==> flow/design.v <==
module PE #(parameter data_width=8)
  (
    input  logic                      i_clk , i_rst,
    input  logic [data_width-1:0]     i_Left , i_Top,
    output logic [data_width-1:0]     o_right, o_down,
    output logic [(2*data_width):0]   o_Cell_Value
  );
  logic [(2*data_width)-1:0] mul;
  always @(posedge i_clk or posedge i_rst) 
    begin
      if(i_rst)
        begin
          o_right         <= 0;
          o_down          <= 0;
          o_Cell_Value    <= 0;
        end
      else 
        begin
          o_Cell_Value <= o_Cell_Value + mul;   
          o_right      <= i_Left;               
          o_down       <= i_Top;                
        end
    end
  assign mul = i_Left * i_Top;            
endmodule
module Systolic_Array #(parameter data_width=8) (
  input  logic                      i_clk     , i_rst,
  input  logic [data_width-1:0]     i_Cell_A1 , i_Cell_A4,i_Cell_A7,
  input  logic [data_width-1:0]     i_Cell_B1 , i_Cell_B2,i_Cell_B3,
  output logic [(data_width*2):0]   o_cell_1  , o_cell_2 , o_cell_3 , o_cell_4 , o_cell_5, o_cell_6 , o_cell_7, o_cell_8, o_cell_9
);
  logic [data_width-1:0] A12 , A23 , A45 , A56 , A78 , A89;
  logic [data_width-1:0] B14 , B47 , B25 , B58 , B36 , B69;
  PE PE1(i_clk,i_rst,i_Cell_A1,i_Cell_B1,A12,B14,o_cell_1);
  PE PE2(i_clk,i_rst,A12,i_Cell_B2,A23,B25,o_cell_2);
  PE PE3(i_clk,i_rst,A23,i_Cell_B3,,B36,o_cell_3);
  PE PE4(i_clk,i_rst,i_Cell_A4,B14,A45,B47,o_cell_4);
  PE PE5(i_clk,i_rst,A45,B25,A56,B58,o_cell_5);
  PE PE6(i_clk,i_rst,A56,B36,,B69,o_cell_6);
  PE PE7(i_clk,i_rst,i_Cell_A7,B47,A78,,o_cell_7);
  PE PE8(i_clk,i_rst,A78,B58,A89,,o_cell_8);
  PE PE9(i_clk,i_rst,A89,B69,,,o_cell_9);
endmodule
Tool chain data of Systolic_Array:

The steps from the RTL of Systolic_Array to its reports follow in flow order.
Lines are those of the file above, counted from 1.
Operators carry their Yosys type and port widths (W data, S select, Z words).
Library cell names are shortened.
A cell with -- has no value.

* top module: Systolic_Array
* clock port: i_clk
* library: sky130hd
* library corner: tt_025C_1v80

Word level:

Yosys after proc, flatten, opt, wreduce and memory -nomap, before mapping. Enables and synchronous resets that opt folds into registers are not counted as muxes. Memory bits, and registers merged into a memory's read port (data or address), are not among the register bits. Print and check cells are not counted. Equal cells are merged and count once.

* input bits: 50
* elaborated cells: 39
* flip-flop bits (word level): 249
* output and inout port bits: 153

* multiply operators: 9
* add/sub/neg operators: 9

Operators with widths (count)
* $mul A8 B8 Y16: 9
* $add A17 B16 Y17: 9

Longest topological paths:

Longest topological path by Yosys (ltp), each cell counted once; first at word level (registers and memories cut), then after technology mapping (sequential cells cut; the memories' decode and read muxes count).

* depth in word-level cells: 2
* ABC_AREA: 0
* depth in mapped cells: 18
* mapped depth without buffers: 17

Synthesis result:

Source: synth_stat.txt of the flow (Yosys; design flattened, memories mapped). It holds for the ABC_AREA given above (unset counts as 0); a run with the other value may have another netlist.
Totals and module areas in this step are rounded.

* flip-flop cells: 249
* buffers: 25
* standard cells after synthesis: 3070
* cell area after synthesis: 29390 um^2
* sequential area: 6231 um^2

Cells by type (count)
* fa_1: 450
* dfrtp_1: 249
* ha_1: 342
* inv_1: 875
* and2_1: 315
* nand2_1: 295
* xnor2_1: 84
* a21oi_1: 82
* xor2_1: 27
* o21ai_0: 47
* nor2_1: 54
* o21a_1: 25
* a21o_1: 23
* nor2b_1: 20
* and3_1: 17
* clkbuf_1: 24
* a211oi_1: 11
* nand3_1: 16

Other cell types: 36; their cells: 114.
By module: a second synthesis without flattening, with its own total; a netlist apart from the flattened one above.

* cell total of the unflattened synthesis: 3024
* area total of the unflattened synthesis: 30310 um^2

Rows give one instance, submodules left out.

By module
* PE: area 3368 um^2, instances 9, cells 336
* Systolic_Array: area 0.0 um^2, instances 1, cells 0

Timing after synthesis:

Path of least setup slack by OpenSTA after synthesis, without wires, with an ideal clock, recovery checks aside; 20% of the period is set as input and as output delay. Where synthesis merged equal registers, the netlist keeps one of their names.

* path kind: input to register
* start: in i_Cell_B2[0]
* end: reg PE2.o_Cell_Value[14]
* data required time: 4.734 ns
* time at the first pin: 0.972 ns
* path delay: 4.001 ns
* library setup time: 0.126 ns
* input delay: 0.972 ns
* stages on the path: 16
* clock period: 4.86 ns
* data arrival time: 4.847 ns
* setup slack: -0.113 ns
* period reached after synthesis: 4.973 ns

"path delay" = arrival - input delay + setup time.
"stages on the path" counts driving pins, that of a launching flip-flop among them; a cell with two outputs on the path counts twice.
"period reached after synthesis" is the clock period less the worst setup slack; recovery checks do not enter. This is arithmetic on one report: input and output delays are still those of the set period (20% each).
Between the ends stands the longest chain of elaborated cells between them, by number of cells; it is not shown to be the way that was timed. Of several equally long chains one is given.
Each line given opens the expression or statement behind the cell; cells for indexed reads and writes are added by Yosys, which also makes memories of some case tables.

* cells stage by stage: clkbuf_1 -> nand2_1 -> fa_1 -> inv_1 -> fa_1 -> fa_1 -> inv_1 -> fa_1 -> inv_1 -> ha_1 -> a21oi_1 -> nand2_1 -> a221o_1 -> a41oi_2 -> nor3_1 -> a311o_1
* length of the longest elaborated chain: 2
* elaborated cells between the ends (all ways): 2
* source lines of those cells: 2

RTL lines, path after synthesis
* start: declaration: line 29 `input  logic [data_width-1:0]     i_Cell_B1 , i_Cell_B2,i_Cell_B3,`
* $mul A8 B8 Y16: line 24 `assign mul = i_Left * i_Top;`
* $add A17 B16 Y17: line 19 `o_Cell_Value <= o_Cell_Value + mul;`
* end: assignment: line 15 `o_Cell_Value    <= 0;`
* end: assignment: line 19
* end: declaration: line 6 `output logic [(2*data_width):0]   o_Cell_Value`

Worst path after layout:

From the final timing report of entry A: the path of least setup slack in the routed layout; clock arrival at registers is part of the times.

* path kind: input to register
* start: in i_Cell_A1[6]
* end: reg PE1.o_Cell_Value[16]
* setup slack: 0.26 ns
* input delay: 1.08 ns
* library setup time: 0.08 ns
* clock period: 5.41 ns
* time at the first pin: 1.08 ns
* stages on the path: 17
* data arrival time: 5.61 ns
* data required time: 5.87 ns

Between the ends stands the longest chain of elaborated cells between them, by number of cells; it is not shown to be the way that was timed. Of several equally long chains one is given.

* cells stage by stage: clkdlybuf4s50_1 -> nand2_1 -> fa_1 -> inv_1 -> fa_1 -> fa_1 -> inv_1 -> fa_1 -> inv_1 -> ha_1 -> and3_1 -> and3_1 -> a211oi_1 -> buf_4 -> o21ai_0 -> a21oi_1 -> xnor2_1
* length of the longest elaborated chain: 2
* elaborated cells between the ends (all ways): 2
* source lines of those cells: 2

RTL lines, path after layout
* start: declaration: line 28 `input  logic [data_width-1:0]     i_Cell_A1 , i_Cell_A4,i_Cell_A7,`
* $mul A8 B8 Y16: line 24 `assign mul = i_Left * i_Top;`
* $add A17 B16 Y17: line 19 `o_Cell_Value <= o_Cell_Value + mul;`
* end: assignment: line 15 `o_Cell_Value    <= 0;`
* end: assignment: line 19
* end: declaration: line 6 `output logic [(2*data_width):0]   o_Cell_Value`

Appendix: measured runs

Measured results for Systolic_Array: 2 stored runs of the Yosys and OpenROAD flow on sky130hd. The settings differ; the order carries no meaning. The constraints put input and output delay at 20% of the set period each and load the outputs with 0.01 pF.
By "period reached" is meant the clock period of the run minus its worst setup slack. This is arithmetic on one report: input and output delays are still those of the set period (20% each).
The results are shown rounded.

### Entry A

Settings: `period_ns=5.41`, `SETUP_SLACK_MARGIN=-0.54`, `CAP_MARGIN=20`, `CORE_MARGIN=2`, `CORE_UTILIZATION=40`, `SLEW_MARGIN=20`

- Lowest hold slack: 0.508 ns
- Post-route utilization: 48.1 %
- Period reached: 5.146 ns
- Die outline area: 75,650 um^2
- Post-synthesis cell area: 29,390 um^2
- Sum of negative setup slack: 0.000 ns
- Setup slack of the critical path: 0.264 ns

### Entry B

Settings: `period_ns=6.69`, `CORE_UTILIZATION=18`, `SETUP_SLACK_MARGIN=1.73`, `CELL_PAD_IN_SITES_DETAIL_PLACEMENT=0`, `ABC_AREA=0`, `GPL_ROUTABILITY_DRIVEN=1`, `CTS_CLUSTER_SIZE=75`, `MIN_ROUTING_LAYER=met1`, `MAX_ROUTING_LAYER=met4`, `CAP_MARGIN=20`, `CORE_MARGIN=2`, `SLEW_MARGIN=20`

- Lowest hold slack: 0.515 ns
- Post-route utilization: 21.9 %
- Period reached: 4.853 ns
- Die outline area: 166,500 um^2
- Post-synthesis cell area: 29,390 um^2
- Sum of negative setup slack: 0.000 ns
- Setup slack of the critical path: 1.837 ns
